==> flow/design.v <==
module ALU_SYS #(parameter DATA_WIDTH =8 , ALU_FUNC_WIDTH=4,ALU_OUT_WIDTH=16) 
     (
        input  wire                             CLK,
        input  wire                             RST,
        input  wire    [DATA_WIDTH-1:0]         A,
        input  wire    [DATA_WIDTH-1:0]         B,
        input  wire                             Enable,
        input  wire    [ALU_FUNC_WIDTH-1:0]     ALU_FUNC,
        output reg     [ALU_OUT_WIDTH-1:0]      ALU_OUT,
        output reg                              OUT_VALID
     );
   reg     [ALU_OUT_WIDTH-1:0]         alu_out_comb;
always @(posedge CLK or negedge RST ) 
  begin
   if(!RST)
     begin
       ALU_OUT<='b0;
       OUT_VALID<='b0;
     end
   else if(Enable)
      begin
        ALU_OUT<=alu_out_comb;
        OUT_VALID<='b1;
      end
   else     
      begin
       ALU_OUT<='b0;             
       OUT_VALID<='b0;
      end  
  end
always@(*)
   begin
     alu_out_comb='b0; 
           case (ALU_FUNC)    
           4'b0000:begin
                    alu_out_comb= A + B ;
                    end          
           4'b0001:begin
                    alu_out_comb= A - B ; 
                    end          
           4'b0010:begin
                    alu_out_comb= A * B ;
                    end          
           4'b0011:begin
                    alu_out_comb= A / B ;
                    end 
           4'b0100:begin
                    alu_out_comb= A & B ;
                    end          
           4'b0101:begin
                    alu_out_comb= A | B ;
                    end          
           4'b0110:begin
                    alu_out_comb= ~( A & B );
                    end          
           4'b0111:begin
                    alu_out_comb= ~( A | B );
                    end          
           4'b1000:begin
                    alu_out_comb= A ^ B ;
                    end          
           4'b1001:begin
                    alu_out_comb= ~( A ^ B );
                    end          
           4'b1010:begin
                      if(A==B)
                    alu_out_comb='b1;
                       else
                    alu_out_comb='b0;   
                     end          
           4'b1011:begin
                      if(A>B)
                    alu_out_comb='b1;
                       else
                    alu_out_comb='b0;   
                    end          
           4'b1100:begin
                       if(A<B)
                    alu_out_comb='b1;
                       else
                    alu_out_comb='b0;   
                   end          
           4'b1101:begin
                    alu_out_comb= A >> 1;
                    end          
           4'b1110:begin
                    alu_out_comb= A << 1;
                    end          
           default:begin
                    alu_out_comb= 'b0;
                   end 
    endcase
   end
endmodule
Reports on ALU_SYS
Tool output for the design above, in the order of the flow.
Lines are those of the file above, counted from 1.
Library cell names are shortened.
The mark - stands for no value.
- top module: ALU_SYS
- clock port: CLK
- standard-cell library: sky130hd
- library corner: tt_025C_1v80

Word level
Yosys after proc, flatten, opt, wreduce and memory -nomap, before mapping. Enables and synchronous resets that opt folds into registers are not counted as muxes. Memory bits, and registers merged into a memory's read port (data or address), are not among the register bits. Print and check cells are not counted. Equal cells are merged and count once.
- noted flip-flop bits (word level): 17
- bits of input ports at 23
- output and inout port bits: 17
- elaborated cells at 36
- $add $sub $neg at 2
- multiply operators at 1
- div/mod/pow operators: 1
- $lt $le $gt $ge: 2
- eq/ne operators at 15
- noted mux-type cells: 6
- bitwise gates (word level): 6
- reduce/logical cells: 1
- operators by type and width (operator ; number):
    case mux 16 bit (select 15 bit) ; 1
    divider 8 x 8 -> 16 bit ; 1
    multiplier 8 x 8 -> 16 bit ; 1
    inverter 8 -> 16 bit ; 3
    equality test 4 bit (second input constant) ; 7
    equality test 4 x 3 -> 1 bit (second input constant) ; 4
    two-way mux 16 bit ; 1
    adder 8 x 8 -> 9 bit ; 1
    subtractor 8 x 8 -> 9 bit ; 1
    equality test 4 x 2 -> 1 bit (second input constant) ; 2
    greater-than comparator 8 bit ; 1
    < comparator 8 bit ; 1
    equality test 8 bit ; 1
    AND 8 bit ; 1
    OR 8 bit ; 1
    bitwise XOR 8 bit ; 1
    equality test 4 x 1 -> 1 bit (second input constant) ; 1
    logical NOT 4 bit ; 1
    two-way mux 1 bit ; 4

Depth
Yosys ltp: most cells in a row. Word level: on the elaborated netlist, between registers, memories and ports. Mapped: between sequential cells and ports; inverters and the memories' decode and read muxes count.
- depth after elaboration at 4
- noted ABC_AREA: 0
- depth in mapped cells: 152
- noted depth with buffers taken out: 141

Synthesis result
The flow's flattened synthesis, as Yosys stat reports it; memories are mapped. The netlist is that of the ABC_AREA named above (0 if unset); the other value can give another one.
The area totals of this step are shown rounded.
- cells by type (type ; number ; total area (µm²)):
    ha_1 ; 163 ; 2.04E+03
    fa_1 ; 38 ; 760.73
    nor2_1 ; 126 ; 472.954
    nand2_1 ; 124 ; 465.446
    dfrtp_1 ; 17 ; 425.408
    a21oi_1 ; 81 ; 405.389
    inv_1 ; 93 ; 349.085
    o21a_1 ; 44 ; 330.317
    o21ai_0 ; 64 ; 320.307
    xnor2_1 ; 34 ; 297.786
    nor3_1 ; 52 ; 260.25
    mux2_2 ; 18 ; 202.694
    o31ai_1 ; 27 ; 202.694
    xor2_1 ; 21 ; 183.926
    a21o_1 ; 24 ; 180.173
    clkbuf_1 ; 35 ; 131.376
    nand3_1 ; 24 ; 120.115
    o21bai_1 ; 15 ; 112.608
Not listed: further types 72, cells in them 255.
- noted mapped cells: 1255
- noted mapped area: 0.00928 mm²
- sequential part of the area: 0.000425 mm²
- noted flip-flops: 17
- noted buffer cells: 45

Worst setup path after synthesis
Path of least setup slack by OpenSTA after synthesis, without wires, with an ideal clock, recovery checks aside; 20% of the period is set as input and as output delay. Where synthesis merged equal registers, the netlist keeps one of their names.
- kind: in2reg
- start point: input A[3]
- end point: register ALU_OUT[0]
- period: 33100 ps
- noted input delay: 6620 ps
- setup time: 139 ps
- time at the first pin: 6620 ps
- arrival: 33497 ps
- required time: 32961 ps
- noted path slack: -536 ps
- noted path delay: 27016 ps
- noted stages: 145
- buffers on the path at 11
- noted synthesis period reached: 33636 ps
"path delay" is the arrival time less input delay plus setup time.
"stages" counts driving pins, that of a launching flip-flop among them; a cell with two outputs on the path counts twice.
"synthesis period reached" = period - worst setup slack (recovery checks aside). The figure is calculated, with input and output delays left at 20% of the set period.
A register here has more assigning lines than the two given.
- cell sequence: buf_4 > nor4_4 > nand3_1 > nor2_1 > ha_1 > o21ai_0 > a21oi_1 > o32ai_1 > ha_1 > a21oi_1 > nand2_1 > or4_4 > and2_1 > inv_1 > ha_1 > a21oi_1 > o22a_1 > or4b_4 > [... 109 more ...] > and2_1 > o21ai_0 > nand2_2 > nor3_4 > buf_6 > mux2i_1 > ha_1 > a21oi_1 > nor2b_1 > o21ai_0 > nand2b_1 > a21oi_1 > nor2b_1 > o21ai_0 > nand2b_1 > a211o_1 > a211oi_2 > o22ai_1
- noted elaborated cells on any way between the ends: 9
- RTL lines with such cells: 6
- those cells by class: div (1); compare (2); eq/ne (1); mux (5)
- ends and longest elaborated chain, after synthesis (element ; line ; RTL):
    start: declaration ; 5 ; input  wire    [DATA_WIDTH-1:0]         A,
    end: assignment ; 17 ; ALU_OUT<='b0;
    end: assignment ; 22 ; ALU_OUT<=alu_out_comb;
    end: declaration ; 9 ; output reg     [ALU_OUT_WIDTH-1:0]      ALU_OUT,
No chain of elaborated cells between the ends is given.

Timing after layout
Path of least setup slack in the final report of run B (OpenROAD, finished layout, wires in). Where an end is a register, its clock arrival counts in the times.
The report prints the path's times to 10 ps; the period is as set.
- kind: in2reg
- start point: input A[1]
- end point: register ALU_OUT[0]
- period: 40700 ps
- noted input delay: 8140 ps
- setup time: 130 ps
- time at the first pin: 8140 ps
- arrival: 38020 ps
- required time: 40830 ps
- noted path slack: 2800 ps
- noted stages: 134
- buffers on the path at 3
A register here has more assigning lines than the two given.
- cell sequence: clkdlybuf4s50_1 > nor4_4 > nand3_1 > nor2_1 > ha_1 > o21ai_0 > a21oi_1 > o32ai_1 > ha_1 > a21oi_1 > nand2_1 > or4_4 > and2_1 > inv_1 > ha_1 > a21oi_1 > o22ai_1 > nand3_1 > [... 98 more ...] > and2_1 > o21ai_0 > nand2_2 > nor3_4 > buf_4 > nand2_1 > o21ai_1 > ha_1 > nor2b_1 > o21ai_0 > nand2b_1 > a21oi_1 > nor2b_1 > o21ai_0 > nand2b_1 > a211o_1 > a211oi_2 > o22ai_1
- noted elaborated cells on any way between the ends: 9
- RTL lines with such cells: 6
- those cells by class: div (1); compare (2); eq/ne (1); mux (5)
- ends and longest elaborated chain, post-layout (element ; line ; RTL):
    start: declaration ; 5 ; input  wire    [DATA_WIDTH-1:0]         A,
    end: assignment ; 17 ; ALU_OUT<='b0;
    end: assignment ; 22 ; ALU_OUT<=alu_out_comb;
    end: declaration ; 9 ; output reg     [ALU_OUT_WIDTH-1:0]      ALU_OUT,
No chain of elaborated cells between the ends is given.

Lab notebook: ALU_SYS

Flow measurements of ALU_SYS on sky130hd: 2 stored runs with different settings, listed in no order. Input and output delays are each 20% of the period that was set; the output load is 0.01 pF.
By "period achieved" is meant the clock period of the run minus its worst setup slack. This is arithmetic on one report: input and output delays are still those of the set period (20% each).
"worst path time" means the part of the period allowed to the worst setup path (the constraints hold back 20% at inputs and 20% at outputs) less its slack; where the path has registers, the arrival times of their clocks count too.
"worst path time" is given in steps of 10 ps.
The results are shown rounded.

Run A

==> flow/run.sh <==
#!/bin/bash
# the make line also repeats the synthesis and layout settings of config.mk as NAME=value (left out here)
make -C /OpenROAD-flow-scripts/flow DESIGN_CONFIG=/design/flow/config.mk WORK_HOME=/design/flow/orfs CLKGATE_MAP_FILE= finish
==> flow/config.mk <==
export PLATFORM = sky130hd
export DESIGN_NAME = ALU_SYS
export DESIGN_NICKNAME = ALU_SYS
export VERILOG_FILES = /design/flow/design.v
export SDC_FILE = /design/flow/constraint.sdc
export NUM_CORES = 4
export LEC_CHECK = 0
export CAP_MARGIN = 20
export CELL_PAD_IN_SITES_DETAIL_PLACEMENT = 1
export CORE_MARGIN = 7
export CORE_UTILIZATION = 31
export CTS_CLUSTER_DIAMETER = 133
export CTS_CLUSTER_SIZE = 11
export HOLD_SLACK_MARGIN = 0.14
export MIN_ROUTING_LAYER = met2
export PLACE_DENSITY = 0.76
export SETUP_SLACK_MARGIN = 5.0
export SLEW_MARGIN = 10
export TNS_END_PERCENT = 90
==> flow/constraint.sdc <==
create_clock -name core_clock -period 23.9 [get_ports {CLK}]
set_input_delay 4.7800 -clock core_clock [delete_from_list [all_inputs] [get_ports {CLK}]]
set_output_delay 4.7800 -clock core_clock [all_outputs]
set_load 0.01 [all_outputs]

Run A: no final report: routing broke off with GRT-0232.

Run B

==> flow/run.sh <==
#!/bin/bash
# the make line also repeats the synthesis and layout settings of config.mk as NAME=value (left out here)
make -C /OpenROAD-flow-scripts/flow DESIGN_CONFIG=/design/flow/config.mk WORK_HOME=/design/flow/orfs CLKGATE_MAP_FILE= finish
==> flow/config.mk <==
export PLATFORM = sky130hd
export DESIGN_NAME = ALU_SYS
export DESIGN_NICKNAME = ALU_SYS
export VERILOG_FILES = /design/flow/design.v
export SDC_FILE = /design/flow/constraint.sdc
export NUM_CORES = 4
export LEC_CHECK = 0
export CAP_MARGIN = 20
export CORE_MARGIN = 2
export CORE_UTILIZATION = 40
export SLEW_MARGIN = 20
==> flow/constraint.sdc <==
create_clock -name core_clock -period 40.7 [get_ports {CLK}]
set_input_delay 8.1400 -clock core_clock [delete_from_list [all_inputs] [get_ports {CLK}]]
set_output_delay 8.1400 -clock core_clock [all_outputs]
set_load 0.01 [all_outputs]

Measured in run B:
- area inside the die boundary: 0.0244 mm²
- noted the worst setup slack after layout: 2800 ps
- worst path time: 29760 ps
- class of the worst setup path: in2reg
- noted the period achieved: 37897 ps
- summed negative setup slack at 0 ps
- std-cell area (final layout) at 0.0102 mm²
- chip area after synthesis (Yosys) at 0.00928 mm²
