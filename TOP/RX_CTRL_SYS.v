==> flow/design.v <==
module RX_CTRL_SYS #(parameter DATA_WIDTH=8,
                               NUM_OF_ALU_INST=14 , ALU_FUNC_WIDTH=$clog2(NUM_OF_ALU_INST),
                               NUM_OF_REGISTERS=16, ADDRESS_WIDTH=$clog2(NUM_OF_REGISTERS))
   (
    input   wire                                     CLK,
    input   wire                                     RST,
    input   wire   [DATA_WIDTH-1:0]                  RX_P_DATA,
    input   wire                                     RX_DATA_VLD,
    input   wire                                     ALU_OUT_Valid,
    output  reg                                      WrEn,
    output  reg                                      RdEn,
    output  reg    [ADDRESS_WIDTH-1:0]               Addr,
    output  reg    [DATA_WIDTH-1:0]                  Wr_D,
    output reg                                       Gate_EN,
    output reg     [ALU_FUNC_WIDTH-1:0]              ALU_FUNC,
    output reg                                       ALU_EN     
     );
localparam  IDLE       =3'b000 ,
            RF_Wr_Addr =3'b001 ,
            RF_Wr_Data =3'b011 ,
            RF_Rd_Addr =3'b111 ,
            Wr_Oper_A  =3'b110 ,
            Wr_Oper_B  =3'b100 ,
            Wr_alu_fun =3'b101 ;
reg [2:0]                current_state , next_state ;
reg  [DATA_WIDTH-1:0]    data_saved;
reg                      Save_En; 
always @(posedge CLK or negedge RST )
  begin
     if(!RST)
       begin
         current_state<='b0;
       end
    else
       begin
         current_state<=next_state;
       end 
  end
always @(posedge CLK or negedge RST )
begin
      if (!RST) begin
        data_saved<='b0;
    end else if(Save_En) begin
        data_saved<=RX_P_DATA;
    end
end
always@(*)
  begin
                WrEn     ='b0;    
                RdEn     ='b0;
                Wr_D     ='b0;
                Gate_EN  ='b0;
                ALU_FUNC ='b0;
                Save_En  ='b0;
                ALU_EN   ='b0;
                Addr     =data_saved;
   case (current_state)           
      IDLE       : begin              
               if(RX_DATA_VLD)                           
                  begin                               
                    case(RX_P_DATA)
                       'hAA  : begin
                        next_state=RF_Wr_Addr ;             
                                end
                       'hBB  :  begin
                        next_state=RF_Rd_Addr ; 
                                end
                       'hCC  :  begin
                         next_state=Wr_Oper_A  ;
                                  end
                       'hDD  :  begin 
                        next_state=Wr_alu_fun ;
                        Gate_EN  ='b1;
                              end
                       default: begin
                        next_state=IDLE      ; 
                                end 
                     endcase                           
                  end                                   
              else                                    
                    begin                                
                       next_state=IDLE ;                    
                     end   
                 end
      RF_Wr_Addr : begin
                    if(RX_DATA_VLD)
                      begin
                        Save_En   ='b1;
                        next_state=RF_Wr_Data ;
                      end
                   else
                      begin
                        next_state=RF_Wr_Addr;   
                      end   
                   end
      RF_Wr_Data : begin
                    if(RX_DATA_VLD)
                       begin
                        WrEn      ='b1;
                        Addr      =data_saved;
                        Wr_D      =RX_P_DATA;                                   
                        next_state=IDLE;   
                       end
                    else
                       begin
                        next_state=RF_Wr_Data;   
                       end   
                  end
      RF_Rd_Addr : begin
                     if(RX_DATA_VLD)
                       begin     
                       RdEn      ='b1;
                       Addr      =RX_P_DATA;
                       next_state=IDLE;   
                          end
                    else
                       begin
                       next_state=RF_Rd_Addr;   
                       end            
      end
      Wr_Oper_A : begin
                     if(RX_DATA_VLD)
                       begin
                       WrEn      ='b1;    
                       Addr      ='b0;
                       Wr_D      = RX_P_DATA;
                       next_state= Wr_Oper_B;   
                       end
                     else
                       begin
                       next_state=Wr_Oper_A;   
                       end            
                   end     
      Wr_Oper_B : begin
                     if(RX_DATA_VLD)
                       begin
                       WrEn      = 'b1;    
                       Addr      = 'd1;
                       Wr_D      = RX_P_DATA;
                       Gate_EN   ='b1;                
                       next_state= Wr_alu_fun;   
                       end
                     else
                       begin
                       next_state= Wr_Oper_B;   
                       end            
                   end                                        
      Wr_alu_fun : begin
                     if(RX_DATA_VLD)
                       begin
                              Gate_EN  ='b1;
                              ALU_FUNC =RX_P_DATA;
                              ALU_EN   ='b1;  
                        if(ALU_OUT_Valid)
                            begin
                              next_state=IDLE;
                            end
                        else
                            begin
                               next_state=Wr_alu_fun;   
                            end
                       end
                     else
                       begin
                       next_state=Wr_alu_fun;   
                       end            
                   end     
      default    : begin
                     next_state=IDLE;       
                      WrEn     ='b0;    
                      RdEn     ='b0;
                      Addr     ='b0;
                      Wr_D     ='b0;
                      Gate_EN  ='b0;
                      ALU_FUNC ='b0;
                      ALU_EN   ='b0;
                    end      
            endcase
       end
endmodule
Tool chain data of RX_CTRL_SYS
What the tools print for RX_CTRL_SYS, step after step.
Line numbers count from 1 in the design file above.
Operators: Yosys type, input widths -> output width; for muxes data width and select width s.
Cell names lack the library's common part.
{"block": "setup", "top_module": "RX_CTRL_SYS", "clk_port": "CLK", "cell_library": "sky130hd", "lib_corner": "tt_025C_1v80"}

Elaborated design
Counts by Yosys on the flattened word-level netlist (proc, flatten, opt, wreduce; memories kept). Register bits leave out memories and registers merged into their read ports (data or address); mux counts leave out enables and synchronous resets folded into registers. Print and check cells are left out.
{"block": "classes", "n_addsub": 0, "mul": 0, "div_mod_pow": 0, "n_cmp": 0, "n_logic": 0, "eq_ne": 10, "muxes": 26, "n_shift": 0, "n_reduce_logical": 4}
{"block": "ops", "operator": "$eq 8x8->1 const B", "n": 4}
{"block": "ops", "operator": "$pmux 3 s7", "n": 1}
{"block": "ops", "operator": "$mux 4", "n": 5}
{"block": "ops", "operator": "$pmux 4 s4", "n": 1}
{"block": "ops", "operator": "$mux 8", "n": 2}
{"block": "ops", "operator": "$eq 3x3->1 const B", "n": 4}
{"block": "ops", "operator": "$pmux 3 s4", "n": 1}
{"block": "ops", "operator": "$mux 3", "n": 4}
{"block": "ops", "operator": "$mux 1", "n": 8}
{"block": "ops", "operator": "$mux 2", "n": 3}
{"block": "ops", "operator": "$reduce_or 4->1", "n": 1}
{"block": "ops", "operator": "$eq 3x1->1 const B", "n": 1}
{"block": "ops", "operator": "$eq 3x2->1 const B", "n": 1}
{"block": "ops", "operator": "$logic_not 3->1", "n": 1}
{"block": "ops", "operator": "$reduce_or 3->1", "n": 1}
{"block": "ops", "operator": "$reduce_or 2->1", "n": 1}
{"block": "ops", "operator": "$pmux 1 s2", "n": 1}
{"block": "bits", "mem_bits_rw": 0, "n_memories": 0, "register_bits": 7, "inputBits": 12, "rom_bits": 0, "clocked_rd_ports_x_width": 0, "latch_bits": 0, "out_inout_bits": 20}

Longest topological paths
Longest topological path by Yosys (ltp), each cell counted once; first at word level (registers and memories cut), then after technology mapping (sequential cells cut; the memories' decode and read muxes count).
{"block": "depth", "ltp_word": 4, "abc_area": 0, "mapped_depth": 4, "depth_no_buf": 3}

Mapped cells and area
Yosys stat after the flow's synthesis: flattened, memories mapped to cells. It holds for the ABC_AREA given above (unset counts as 0); a run with the other value may have another netlist.
{"block": "types", "type": "dfrtp_1", "n": 10}
{"block": "types", "type": "and2_1", "n": 9}
{"block": "types", "type": "mux2_1", "n": 4}
{"block": "types", "type": "and3_2", "n": 4}
{"block": "types", "type": "dfstp_2", "n": 1}
{"block": "types", "type": "o2bb2ai_1", "n": 3}
{"block": "types", "type": "nor4b_4", "n": 1}
{"block": "types", "type": "nand2_1", "n": 6}
{"block": "types", "type": "nand4bb_1", "n": 2}
{"block": "types", "type": "a21oi_1", "n": 4}
{"block": "types", "type": "o21ai_0", "n": 4}
{"block": "types", "type": "o41ai_2", "n": 1}
{"block": "types", "type": "a211oi_1", "n": 2}
{"block": "types", "type": "mux2_2", "n": 1}
{"block": "types", "type": "or3_4", "n": 1}
{"block": "types", "type": "nand3_1", "n": 2}
{"block": "types", "type": "nor3_1", "n": 2}
{"block": "types", "type": "o21ai_1", "n": 2}
Not listed: further types 13, cells in them 15.
{"block": "synth_totals", "ff_cells": 11, "sequential_area_mm2": 0.0002765, "mapped_cells": 74, "synth_area_mm2": 0.0007182, "buffers": 1}

Worst setup path after synthesis
Source: OpenSTA report_checks on the synthesized netlist (no wires, ideal clock, input and output delay 20% of the period each), path of least setup slack; recovery checks are left aside. Register names are those of the netlist, which keeps one name where synthesis merged equal registers.
{"block": "synth_path", "kind": "flip-flop to output port", "from": "register current_state", "to": "output Addr[0]", "delay_ns": 1.246, "path_stages": 4, "slack_ns": 0.178, "launch_ns": 0.000, "n_path_buf": 0, "required_time_ns": 1.424, "tclk_ns": 1.78, "arrival_ns": 1.246, "synth_period_reached_ns": 1.602}
"delay_ns" = arrival - input delay + setup time.
A path that ends at an output port has no setup time.
"path_stages": output pins that drive a net of the path, with the launching flip-flop's if there is one; two outputs of one cell count as two.
"synth_period_reached_ns" = period - worst setup slack (recovery checks aside). The figure is calculated, with input and output delays left at 20% of the set period.
An end named without its bit number is one bit of that signal or, where synthesis recoded a state register, one of its new flip-flops.
Between the ends stands the longest chain of elaborated cells between them, by number of cells; it is not shown to be the way that was timed. Of several equally long chains one is given.
A line is the first line of the expression or statement that the cell stems from. Yosys adds cells for indexed reads and writes and turns some case tables into memories.
{"block": "synth_via", "cell_sequence": "dfrtp_1 > or3_4 > o41ai_2 > o21ai_1", "elab_chain_len": 3, "cells_between": 9, "classes_between": "6 x eq/ne; 1 x mux; 2 x reduce/logical"}
{"block": "synth_rtl", "element": "start: declaration", "line_no": 25, "source": "reg [2:0]                current_state , next_state ;"}
{"block": "synth_rtl", "element": "start: assignment", "line_no": 32, "source": "current_state<='b0;"}
{"block": "synth_rtl", "element": "start: assignment", "line_no": 36, "source": "current_state<=next_state;"}
{"block": "synth_rtl", "element": "$eq 3x3->1", "line_no": 57, "source": "case (current_state)"}
{"block": "synth_rtl", "element": "$reduce_or 4->1"}
{"block": "synth_rtl", "element": "$pmux 4 s4", "line_no": 57}
{"block": "synth_rtl", "element": "end: declaration", "line_no": 12, "source": "output  reg    [ADDRESS_WIDTH-1:0]               Addr,"}

Below are 2 stored runs of the flow (Yosys, OpenROAD; platform sky130hd) on RX_CTRL_SYS, each with its settings, unordered. Constraints: input delay and output delay 20% of the set period each, output load 0.01 pF.

Flow run 1
==> flow/run.sh <==
#!/bin/bash
# the make line also repeats the synthesis and layout settings of config.mk as NAME=value (left out here)
make -C /OpenROAD-flow-scripts/flow DESIGN_CONFIG=/design/flow/config.mk WORK_HOME=/design/flow/orfs CLKGATE_MAP_FILE= finish
==> flow/config.mk <==
export PLATFORM = sky130hd
export DESIGN_NAME = RX_CTRL_SYS
export DESIGN_NICKNAME = RX_CTRL_SYS
export VERILOG_FILES = /design/flow/design.v
export SDC_FILE = /design/flow/constraint.sdc
export NUM_CORES = 4
export LEC_CHECK = 0
export CAP_MARGIN = 15
export CORE_ASPECT_RATIO = 0.6
export CORE_MARGIN = 3
export CORE_UTILIZATION = 61
export CTS_CLUSTER_SIZE = 66
export GPL_TIMING_DRIVEN = 0
export HOLD_SLACK_MARGIN = 0.12
export MAX_ROUTING_LAYER = met4
export SETUP_SLACK_MARGIN = 0.02
export SLEW_MARGIN = 5
export TNS_END_PERCENT = 15
==> flow/constraint.sdc <==
create_clock -name core_clock -period 2.27 [get_ports {CLK}]
set_input_delay 0.4540 -clock core_clock [delete_from_list [all_inputs] [get_ports {CLK}]]
set_output_delay 0.4540 -clock core_clock [all_outputs]
set_load 0.01 [all_outputs]

==> results of flow run 1, as JSON <==
{
  "outcome": "no results, floorplanning failed with PDN-0185"
}

Flow run 2
==> flow/run.sh <==
#!/bin/bash
# the make line also repeats the synthesis and layout settings of config.mk as NAME=value (left out here)
make -C /OpenROAD-flow-scripts/flow DESIGN_CONFIG=/design/flow/config.mk WORK_HOME=/design/flow/orfs CLKGATE_MAP_FILE= finish
==> flow/config.mk <==
export PLATFORM = sky130hd
export DESIGN_NAME = RX_CTRL_SYS
export DESIGN_NICKNAME = RX_CTRL_SYS
export VERILOG_FILES = /design/flow/design.v
export SDC_FILE = /design/flow/constraint.sdc
export NUM_CORES = 4
export LEC_CHECK = 0
export CAP_MARGIN = 20
export CORE_MARGIN = 2
export CORE_UTILIZATION = 66
export HOLD_SLACK_MARGIN = -0.05
export MAX_ROUTING_LAYER = met5
export SETUP_SLACK_MARGIN = 0.24
export SLEW_MARGIN = 20
export TNS_END_PERCENT = 65
==> flow/constraint.sdc <==
create_clock -name core_clock -period 1.53 [get_ports {CLK}]
set_input_delay 0.3060 -clock core_clock [delete_from_list [all_inputs] [get_ports {CLK}]]
set_output_delay 0.3060 -clock core_clock [all_outputs]
set_load 0.01 [all_outputs]

==> results of flow run 2, as JSON <==
{
  "outcome": "no results, placement failed with GPL-0301"
}
